==> flow/design.v <==
`timescale 1ns / 1ps
module m_digest(clk,rst,counter_iteration,a_in,b_in,c_in,d_in,e_in,f_in,g_in,h_in,m_digest_final,hashing_done
    );
	 output reg [255:0] m_digest_final;
	 input clk,rst;
	 input [6:0] counter_iteration;  
	 (*S="TRUE"*)input [31:0] a_in,b_in,c_in,d_in,e_in,f_in,g_in,h_in;
	 output reg hashing_done;
	 reg temp_delay;
	 reg [31:0] H0 ;
	 reg [31:0] H1 ;
	 reg [31:0] H2 ;
	 reg [31:0] H3 ;
	 reg [31:0] H4 ;
	 reg [31:0] H5 ;
	 reg [31:0] H6 ;
	 reg [31:0] H7 ;
	 reg [31:0] temp_H0;
	 reg [31:0] temp_H1;
	 reg [31:0] temp_H2;
	 reg [31:0] temp_H3;
	 reg [31:0] temp_H4;
	 reg [31:0] temp_H5;
	 reg [31:0] temp_H6;
	 reg [31:0] temp_H7;
	 always@(posedge clk)
	 begin
	 if(rst==0)
	 begin
	 temp_delay=1'b0;
	 m_digest_final=256'd0;
	 H0=32'h6a09e667;
	 H1=32'hbb67ae85;
	 H2=32'h3c6ef372;
	 H3=32'ha54ff53a;
	 H4=32'h510e527f;
	 H5=32'h9b05688c;
	 H6=32'h1f83d9ab;
	 H7=32'h5be0cd19;
	 temp_H0=32'd0;
	 temp_H1=32'd0;
	 temp_H2=32'd0;
	 temp_H3=32'd0;
	 temp_H4=32'd0;
	 temp_H5=32'd0;
	 temp_H6=32'd0;
	 temp_H7=32'd0;
	 hashing_done = 1'b0;
	 m_digest_final=256'd0;
	 end
	 else
	 begin
	 if(counter_iteration==7'd64)  
			 begin 
				hashing_done = 1'b1;
				temp_H0=H0+a_in;
				if(temp_H0<32'hFFFFFFFF || temp_H0==32'hFFFFFFFF)H0=temp_H0;
				else H0=temp_H0-32'hFFFFFFFF;
				temp_H1=H1+b_in;
				if(temp_H1<32'hFFFFFFFF || temp_H1==32'hFFFFFFFF)H1=temp_H1;
				else H1=temp_H1-32'hFFFFFFFF;
				temp_H2=H2+c_in;
				if(temp_H2<32'hFFFFFFFF || temp_H2==32'hFFFFFFFF)H2=temp_H2;
				else H2=temp_H2-32'hFFFFFFFF;
				temp_H3=H3+d_in;
				if(temp_H3<32'hFFFFFFFF || temp_H3==32'hFFFFFFFF)H3=temp_H3;
				else H3=temp_H3-32'hFFFFFFFF;
				temp_H4=H4+e_in;
				if(temp_H4<32'hFFFFFFFF || temp_H4==32'hFFFFFFFF)H4=temp_H4;
				else H4=temp_H4-32'hFFFFFFFF;
				temp_H5=H5+f_in;
				if(temp_H5<32'hFFFFFFFF || temp_H5==32'hFFFFFFFF)H5=temp_H5;
				else H5=temp_H5-32'hFFFFFFFF;
				temp_H6=H6+g_in;
				if(temp_H6<32'hFFFFFFFF || temp_H6==32'hFFFFFFFF)H6=temp_H6;
				else H6=temp_H6-32'hFFFFFFFF;
				temp_H7=H7+h_in;
				if(temp_H7<32'hFFFFFFFF || temp_H7==32'hFFFFFFFF)H7=temp_H7;
				else H7=temp_H7-32'hFFFFFFFF;
				if(temp_delay==0)
					begin
					temp_delay=temp_delay+1;
					m_digest_final={H0,H1,H2,H3,H4,H5,H6,H7};
					end
			 end else begin
      			hashing_done = 1'b0;
    		end
	 end
	 end
	 endmodule
# == From RTL to reports: m_digest ==
# What the tools print for m_digest, step after step.
# Line numbers count from 1 in the design file above.
# Operators carry their Yosys type and port widths (W data, S select, Z words).
# Library cell names are shortened.
# The mark n/a stands for no value.
# setup
top_module,m_digest
clk_port,clk
library,sky130hd
lib_corner,tt_025C_1v80

# == After elaboration ==
# Yosys after proc, flatten, opt, wreduce and memory -nomap, before mapping. Enables and synchronous resets that opt folds into registers are not counted as muxes. Memory bits, and registers merged into a memory's read port (data or address), are not among the register bits. Print and check cells are not counted. Equal cells are merged and count once.
# word_totals
reg_bits,514
inputBits,265
out_inout_bits,257
elab_cells,65
# classes
n_addsub,17
cmp,8
eq_ne,9
n_mux,10
logic,1
reduce_and_logical,9
# ops
op,n
$add A32 B32 Y32,8
$sub A32 B32 Y32 const B,8
$lt A32 B32 Y1 const B,8
$eq A32 B32 Y1 const B,8
$mux W32,8
$logic_or A1 B1 Y1,8
$eq A7 B7 Y1 const B,1
$reduce_and A2 Y1,1
$mux W1,2
$add A1 B1 Y1 const B,1
$not A1 Y1,1

# == Depth ==
# Longest topological path by Yosys (ltp), each cell counted once; first at word level (registers and memories cut), then after technology mapping (sequential cells cut; the memories' decode and read muxes count).
# logic_depth
word_depth,4
ABC_AREA,0
mapped_depth,12
mapped_depth_nobuf,12

# == After synthesis ==
# Source: synth_stat.txt of the flow (Yosys; design flattened, memories mapped). It holds for the ABC_AREA given above (unset counts as 0); a run with the other value may have another netlist.
# The area totals of this step are shown rounded.
# synth_totals
cell_count,3844
synth_area_um2,30000
seqArea_um2,10000
flip_flops,514
buffers,212
# by_type
cell,n,type_area_um2
dfxtp_1,514,1.03E+04
ha_1,248,3.1E+03
nand2_1,801,3.01E+03
a21oi_1,526,2.63E+03
xnor2_1,148,1.3E+03
a21o_1,157,1178.63
nor2_1,241,904.618
clkbuf_1,204,765.734
o21ai_0,152,760.73
nand3_1,132,660.634
xor2_1,75,656.88
o211ai_1,48,360.346
nand4_1,53,331.568
a211oi_1,38,285.274
o21bai_1,34,255.245
inv_1,61,228.97
o21a_1,28,210.202
a31oi_1,28,175.168
# Not listed: further types 67, cells in them 356.

# == Timing after synthesis ==
# Path of least setup slack by OpenSTA after synthesis, without wires, with an ideal clock, recovery checks aside; 20% of the period is set as input and as output delay. Where synthesis merged equal registers, the netlist keeps one of their names.
# synth_timing
path_kind,in2reg
from,in g_in[0]
to,reg H6[30]
tclk_ns,4.71
in_delay_ns,0.942
setup_ns,0.122
t_first_pin_ns,0.942
t_arrival_ns,3.508
required_ns,4.588
slack_ns,1.080
delay_ns,2.688
driving_pins,12
n_path_buf,0
period_less_setup_slack_ns,3.63
# "delay_ns" = arrival - input delay + setup time.
# "driving_pins" counts driving pins, that of a launching flip-flop among them; a cell with two outputs on the path counts twice.
# "period_less_setup_slack_ns" = period - worst setup slack (recovery checks aside). The figure is calculated, with input and output delays left at 20% of the set period.
# The rows between start and end are the longest chain of elaborated cells between them; the timing report does not say that the signal goes this way. Where chains are equally long, one stands for them.
# Each line given opens the expression or statement behind the cell; cells for indexed reads and writes are added by Yosys, which also makes memories of some case tables.
# At most two assigning lines are given for a register; there are more.
# synth_between
path_cell_list,ha_1 fa_1 a21o_1 a21oi_2 nor2b_1 o311ai_2 a31oi_1 a221o_2 a31o_4 nand4_4 mux2i_1 a311o_1
elab_chain_len,4
cone_cells,6
lines_between,3
classes_between,add/sub: 2; compare: 1; eq/ne: 1; mux: 1; reduce/logical: 1
# synth_lines
element,line,rtl
"start, declared",7,"(*S=""TRUE""*)input [31:0] a_in,b_in,c_in,d_in,e_in,f_in,g_in,h_in;"
$add A32 B32 Y32,74,temp_H6=H6+g_in;
$lt A32 B32 Y1,75,if(temp_H6<32'hFFFFFFFF || temp_H6==32'hFFFFFFFF)H6=temp_H6;
$logic_or A1 B1 Y1,75,
$mux W32,75,
"end, assigned",75,
"end, assigned",76,else H6=temp_H6-32'hFFFFFFFF;
"end, declared",16,reg [31:0] H6 ;

# == Path in the finished layout ==
# Path of least setup slack in the final report of entry A (OpenROAD, finished layout, wires in). Where an end is a register, its clock arrival counts in the times.
# layout_timing
path_kind,in2reg
from,in h_in[0]
to,reg m_digest_final[28]
tclk_ns,5.29
in_delay_ns,1.06
setup_ns,0.08
t_first_pin_ns,1.06
t_arrival_ns,4.71
required_ns,5.84
slack_ns,1.14
driving_pins,13
n_path_buf,1
# The rows between start and end are the longest chain of elaborated cells between them; the timing report does not say that the signal goes this way. Where chains are equally long, one stands for them.
# At most two assigning lines are given for a register; there are more.
# layout_between
path_cell_list,clkdlybuf4s50_1 ha_1 fa_1 a21o_1 a21oi_2 nor2_1 o31ai_1 a21boi_1 o211ai_1 a21oi_1 o21a_1 or4_1 a31oi_1
elab_chain_len,4
cone_cells,6
lines_between,3
classes_between,add/sub: 2; compare: 1; eq/ne: 1; mux: 1; reduce/logical: 1
# layout_lines
element,line,rtl
"start, declared",7,"(*S=""TRUE""*)input [31:0] a_in,b_in,c_in,d_in,e_in,f_in,g_in,h_in;"
$add A32 B32 Y32,77,temp_H7=H7+h_in;
$lt A32 B32 Y1,78,if(temp_H7<32'hFFFFFFFF || temp_H7==32'hFFFFFFFF)H7=temp_H7;
$logic_or A1 B1 Y1,78,
$mux W32,78,
"end, assigned",49,m_digest_final=256'd0;
"end, assigned",83,"m_digest_final={H0,H1,H2,H3,H4,H5,H6,H7};"
"end, declared",4,output reg [255:0] m_digest_final;

# Stored flow runs of m_digest (2 of them; Yosys, OpenROAD, sky130hd). They differ in their settings and are not a sequence. Constraints: input delay and output delay 20% of the set period each, output load 0.01 pF.
# "period_less_ws_ns" means the clock period less the worst setup slack. The figure is calculated, with input and output delays left at 20% of the set period.
# By "worst_setup_path_time_ns" is meant the share of the clock period that the worst setup path is allowed (20% is reserved at inputs, 20% at outputs), minus its slack. Clock arrival times at its registers enter into it.
# "design_power_mw": no workload was simulated; the value follows from the tool's default switching activity.
# Results are given in rounded form.
# Among the settings, n/a means not set for that run.
setting or result,entry A,entry B
period_ns,5.29,4.72
CORE_UTILIZATION,33,40
SETUP_SLACK_MARGIN,0.98,n/a
PLACE_DENSITY,0.36,n/a
CELL_PAD_IN_SITES_DETAIL_PLACEMENT,2,n/a
GPL_TIMING_DRIVEN,1,n/a
CTS_CLUSTER_DIAMETER,267,n/a
MIN_ROUTING_LAYER,met2,n/a
CAP_MARGIN,20,20
CORE_MARGIN,2,2
SLEW_MARGIN,20,20
design_power_mw,10,11
finish.utilization_pct,43,51
worst_setup_path_time_ns,3.10,2.89
worstPathKind,in2reg,in2reg
final_setup_ws_ns,1.1,0.89
setupTns_ns,0.000,0.000
final_stdcell_area_um2,38000,38000
total_die_area_um2,93000,77000
fin_hold_ws_ns,0.45,0.45
period_less_ws_ns,4.155,3.831
synth_chip_area_um2,30000,30000
