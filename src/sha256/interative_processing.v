==> flow/design.v <==
`timescale 1ns / 1ps
module interative_processing(clk,rst,w,k,counter_iteration,padding_done,a_out,b_out,c_out,d_out,e_out,f_out,g_out,h_out
	);
	 input clk,rst,padding_done;
	 input [6:0] counter_iteration;
	 input [31:0] w,k;
	 output reg [31:0] a_out,b_out,c_out,d_out,e_out,f_out,g_out,h_out;
	 reg temp_case,temp_if;
	 reg [31:0] a_temp,b_temp,c_temp,d_temp,e_temp,f_temp,g_temp,h_temp;
	 reg [31:0] semation_0,semation_1,ch,maj;
	 always@(posedge clk)
	 begin
	 if(rst==0)
	 begin
			temp_case=1'b0;
			a_out=32'h6a09e667;
			b_out=32'hbb67ae85;
			c_out=32'h3c6ef372;
			d_out=32'ha54ff53a;
			e_out=32'h510e527f;
			f_out=32'h9b05688c;
			g_out=32'h1f83d9ab;
			h_out=32'h5be0cd19;
	 end
	 else
	 begin
			semation_0=({a_out[1:0],a_out[31:2]}) ^ ({a_out[12:0],a_out[31:13]}) ^ ({a_out[21:0],a_out[31:22]});  
			semation_1=({e_out[5:0],e_out[31:6]}) ^ ({e_out[10:0],e_out[31:11]}) ^ ({e_out[24:0],e_out[31:25]});
			maj=(a_out & b_out) ^ (a_out & c_out) ^ (b_out & c_out);
			ch=(e_out & f_out) ^ (~e_out & g_out);
			if(counter_iteration==65)
			begin
			a_out=a_out;
			b_out=b_out;
			c_out=c_out;
			d_out=d_out;
			e_out=e_out;
			f_out=f_out;
			g_out=g_out;
			h_out=h_out;
			end
			else
			begin
			if(padding_done==1)
			begin
			case(temp_case)
			1'b0: temp_case=1'b1;
			1'b1: temp_if=1'b1;
			endcase
			end
			if(temp_if==1 && counter_iteration!=64)
			begin
			a_temp= h_out + semation_1 + ch + k + w + semation_0 + maj; 	 
			b_temp= a_out;
			c_temp= b_out;
			d_temp= c_out;
			e_temp= d_out + h_out + semation_1 + ch + k + w;		 
			f_temp= e_out;
			g_temp= f_out;
	 		h_temp= g_out;
			a_out=a_temp;
			b_out=b_temp;
			c_out=c_temp;
			d_out=d_temp;  
			e_out=e_temp;
			f_out=f_temp;
			g_out=g_temp;
	 		h_out=h_temp;
			end
			end
	 end
	 end
endmodule
### Step by step through the tools: interative_processing

What the tools print for interative_processing, step after step.
Lines are those of the file above, counted from 1.
Cell names lack the library's common part.
Not given: -

| design | value |
|---|---|
| top module | interative_processing |
| clock input | clk |
| library | sky130hd |
| corner | tt_025C_1v80 |

### Elaborated design

Yosys after proc, flatten, opt, wreduce and memory -nomap, before mapping. Memory bits, and registers merged into a memory's read port (data or address), are not among the register bits. Print and check cells are not counted. Equal cells are merged and count once.

| cells by class | value |
|---|---|
| add/sub/neg operators | 11 |
| equal/unequal tests | 2 |
| multiplexer cells | 4 |
| bitwise gates (word level) | 15 |
| reduce/logical cells | 4 |

Operators by type and width:

| cell | count |
|---|---|
| adder 32 bit | 11 |
| bitwise XOR 32 bit | 7 |
| AND 32 bit | 5 |
| NOT 32 bit | 1 |
| == test 7 bit (second input constant) | 1 |
| != test 7 bit (second input constant) | 1 |
| AND reduction 2 bit | 3 |
| 2-to-1 mux 1 bit | 3 |
| NOT 1 bit | 2 |
| case mux 1 bit (select 2 bit) | 1 |
| logical AND 1 bit | 1 |

| storage and ports | value |
|---|---|
| register bits | 258 |
| input port bits | 74 |
| output and inout bits | 256 |
| elaborated cells | 46 |

### Logic depth

Yosys ltp: most cells in a row. Word level: on the elaborated netlist, between registers, memories and ports. Mapped: between sequential cells and ports; inverters and the memories' decode and read muxes count.

| logic depth | value |
|---|---|
| word-level depth | 8 |
| ABC_AREA | 0 |
| mapped depth | 22 |
| gate-level depth less buffers | 21 |

### Netlist

The flow's flattened synthesis, as Yosys stat reports it; memories are mapped. The netlist is that of the ABC_AREA named above (0 if unset); the other value can give another one.
The area totals of this step are shown rounded.

Cells by type:

| cell | count | total area (um2) |
|---|---|---|
| fa_1 | 275 | 5505.28 |
| dfxtp_1 | 257 | 5.14E+03 |
| inv_1 | 468 | 1.76E+03 |
| nand2_1 | 452 | 1.7E+03 |
| xnor2_1 | 156 | 1366.31 |
| ha_1 | 63 | 788.256 |
| a21boi_0 | 94 | 705.677 |
| nand3_1 | 104 | 520.499 |
| clkbuf_1 | 136 | 510.49 |
| o211ai_1 | 53 | 397.882 |
| mux2i_1 | 33 | 330.317 |
| maj3_1 | 30 | 300.288 |
| xor2_1 | 32 | 280.269 |
| a21oi_1 | 50 | 250.24 |
| o21ai_0 | 37 | 185.178 |
| a21o_1 | 22 | 165.158 |
| o21a_1 | 17 | 127.622 |
| nor2_1 | 27 | 101.347 |

Not listed: further types 45, cells in them 158.

| mapped netlist | value |
|---|---|
| cell count | 2464 |
| cell area after synthesis | 21300 um2 |
| sequential part of the area | 5170 um2 |
| flip-flops | 258 |
| buffers | 157 |

### Timing after synthesis

OpenSTA on the mapped netlist: ideal clock, no wires. The path of least setup slack (recovery checks aside). Input and output delay are each 20% of the period. Register names are those of the netlist, which keeps one name where synthesis merged equal registers.

| path post-synthesis | value |
|---|---|
| path type | in2reg |
| start | in w[8] |
| end | reg a_out[31] |
| clock period | 6.85 ns |
| external input delay | 1.370 ns |
| setup time | 0.120 ns |
| launch time at the first pin | 1.370 ns |
| arrival time | 5.461 ns |
| required time | 6.730 ns |
| path slack | 1.268 ns |
| path delay | 4.211 ns |
| driving pins on the path | 17 |
| path buffers | 0 |
| period reached after synthesis | 5.582 ns |

"path delay" is the arrival time less input delay plus setup time.
"driving pins on the path": output pins that drive a net of the path, with the launching flip-flop's if there is one; two outputs of one cell count as two.
"period reached after synthesis" is the clock period less the worst setup slack; recovery checks do not enter. This is arithmetic on one report: input and output delays are still those of the set period (20% each).
The rows between start and end are the longest chain of elaborated cells between them; the timing report does not say that the signal goes this way. Where chains are equally long, one stands for them.
Each line given opens the expression or statement behind the cell; cells for indexed reads and writes are added by Yosys, which also makes memories of some case tables.
A register here has more assigning lines than the two given.

| between the ends, post-synthesis | value |
|---|---|
| cells stage by stage | inv_1 > fa_1 > inv_1 > fa_1 > fa_1 > inv_1 > fa_1 > inv_1 > ha_1 > a2111oi_0 > a2111oi_0 > o2111ai_1 > a21oi_1 > a2111oi_4 > a21oi_1 > xnor2_1 > o21ai_1 |
| length of the longest elaborated chain | 3 |
| elaborated cells between the ends (all ways) | 3 |
| RTL lines with such cells | 1 |
| those cells by class | add/sub (3) |

Ends and longest elaborated chain, post-synthesis:

| item | line | text |
|---|---|---|
| start, declared | 6 | `input [31:0] w,k;` |
| adder 32 bit (3 in a row) | 53 | `a_temp= h_out + semation_1 + ch + k + w + semation_0 + maj;` |
| end, assigned | 33 | `a_out=a_out;` |
| end, assigned | 61 | `a_out=a_temp;` |
| end, declared | 7 | `output reg [31:0] a_out,b_out,c_out,d_out,e_out,f_out,g_out,h_out;` |

### Path in the finished layout

Path of least setup slack in the final report of run 2 (OpenROAD, finished layout, wires in). Where an end is a register, its clock arrival counts in the times.

| path post-layout | value |
|---|---|
| path type | reg2reg |
| start | reg e_out[13] |
| end | reg a_out[12] |
| clock period | 5.27 ns |
| setup time | 0.10 ns |
| launch time at the first pin | 0.56 ns |
| arrival time | 5.75 ns |
| required time | 5.74 ns |
| path slack | -0.01 ns |
| driving pins on the path | 23 |
| path buffers | 5 |

The rows between start and end are the longest chain of elaborated cells between them; the timing report does not say that the signal goes this way. Where chains are equally long, one stands for them.
A register here has more assigning lines than the two given.

| between the ends, post-layout | value |
|---|---|
| cells stage by stage | dfxtp_4 > buf_12 > xnor2_4 > xnor2_1 > buf_4 > buf_6 > fa_1 > fa_1 > fa_1 > inv_2 > fa_2 > inv_2 > ha_4 > a211oi_4 > o21bai_4 > buf_4 > buf_6 > a211o_1 > a21o_1 > a21oi_2 > xor2_2 > o21ai_1 > and2_1 |
| length of the longest elaborated chain | 8 |
| elaborated cells between the ends (all ways) | 8 |
| RTL lines with such cells | 2 |
| those cells by class | add/sub (6); logic (2) |

Ends and longest elaborated chain, post-layout:

| item | line | text |
|---|---|---|
| start, declared | 7 | `output reg [31:0] a_out,b_out,c_out,d_out,e_out,f_out,g_out,h_out;` |
| start, assigned | 37 | `e_out=e_out;` |
| start, assigned | 65 | `e_out=e_temp;` |
| bitwise XOR 32 bit (2 in a row) | 28 | `semation_1=({e_out[5:0],e_out[31:6]}) ^ ({e_out[10:0],e_out[31:11]}) ^ ({e_out[24:0],e_out[31:25]});` |
| adder 32 bit (6 in a row) | 53 | `a_temp= h_out + semation_1 + ch + k + w + semation_0 + maj;` |
| end, assigned | 33 | `a_out=a_out;` |
| end, assigned | 61 | `a_out=a_temp;` |
| end, declared | 7 |  |

Hand-over note for interative_processing

Flow measurements of interative_processing on sky130hd: 2 stored runs with different settings, listed in no order. Input and output delays are each 20% of the period that was set; the output load is 0.01 pF.
"achieved clock period" = clock period - worst setup slack. The figure is calculated, with input and output delays left at 20% of the set period.
By "time used up by the worst setup path" is meant the share of the clock period that the worst setup path is allowed (20% is reserved at inputs, 20% at outputs), minus its slack. Clock arrival times at its registers enter into it.
The measured numbers are rounded.

#### Run 1

| setting | value |
|---|---|
| period_ns | `4.29` |
| CORE_UTILIZATION | `63` |
| SETUP_SLACK_MARGIN | `1.19` |
| PLACE_DENSITY_LB_ADDON | `0.11` |
| CELL_PAD_IN_SITES_GLOBAL_PLACEMENT | `1` |
| TNS_END_PERCENT | `35` |
| ABC_AREA | `0` |
| GPL_TIMING_DRIVEN | `1` |
| CTS_CLUSTER_SIZE | `88` |
| MIN_ROUTING_LAYER | `met1` |
| CAP_MARGIN | `20` |
| CORE_MARGIN | `2` |
| SLEW_MARGIN | `20` |

Stopped before the end: placement reported FLW-0024.

#### Run 2

| setting | value |
|---|---|
| period_ns | `5.27` |
| CORE_UTILIZATION | `30` |
| SETUP_SLACK_MARGIN | `1.37` |
| PLACE_DENSITY | `0.75` |
| CORE_ASPECT_RATIO | `1.14` |
| CELL_PAD_IN_SITES_GLOBAL_PLACEMENT | `3` |
| CELL_PAD_IN_SITES_DETAIL_PLACEMENT | `0` |
| GPL_TIMING_DRIVEN | `1` |
| CTS_CLUSTER_SIZE | `27` |
| MIN_ROUTING_LAYER | `met2` |
| MAX_ROUTING_LAYER | `met5` |
| CAP_MARGIN | `20` |
| CORE_MARGIN | `2` |
| SLEW_MARGIN | `20` |

| result | value |
|---|---|
| post-synthesis cell area | 21300 um2 |
| die outline area | 73100 um2 |
| standard-cell area after layout | 31400 um2 |
| post-layout utilization | 44.6 % |
| setup slack of the critical path | -0.010 ns |
| summed negative setup slack | -0.010 ns |
| worst hold slack in the final report | 0.490 ns |
| achieved clock period | 5.280 ns |
| time used up by the worst setup path | 5.28 ns |
| worst path kind | reg2reg |

End of note.
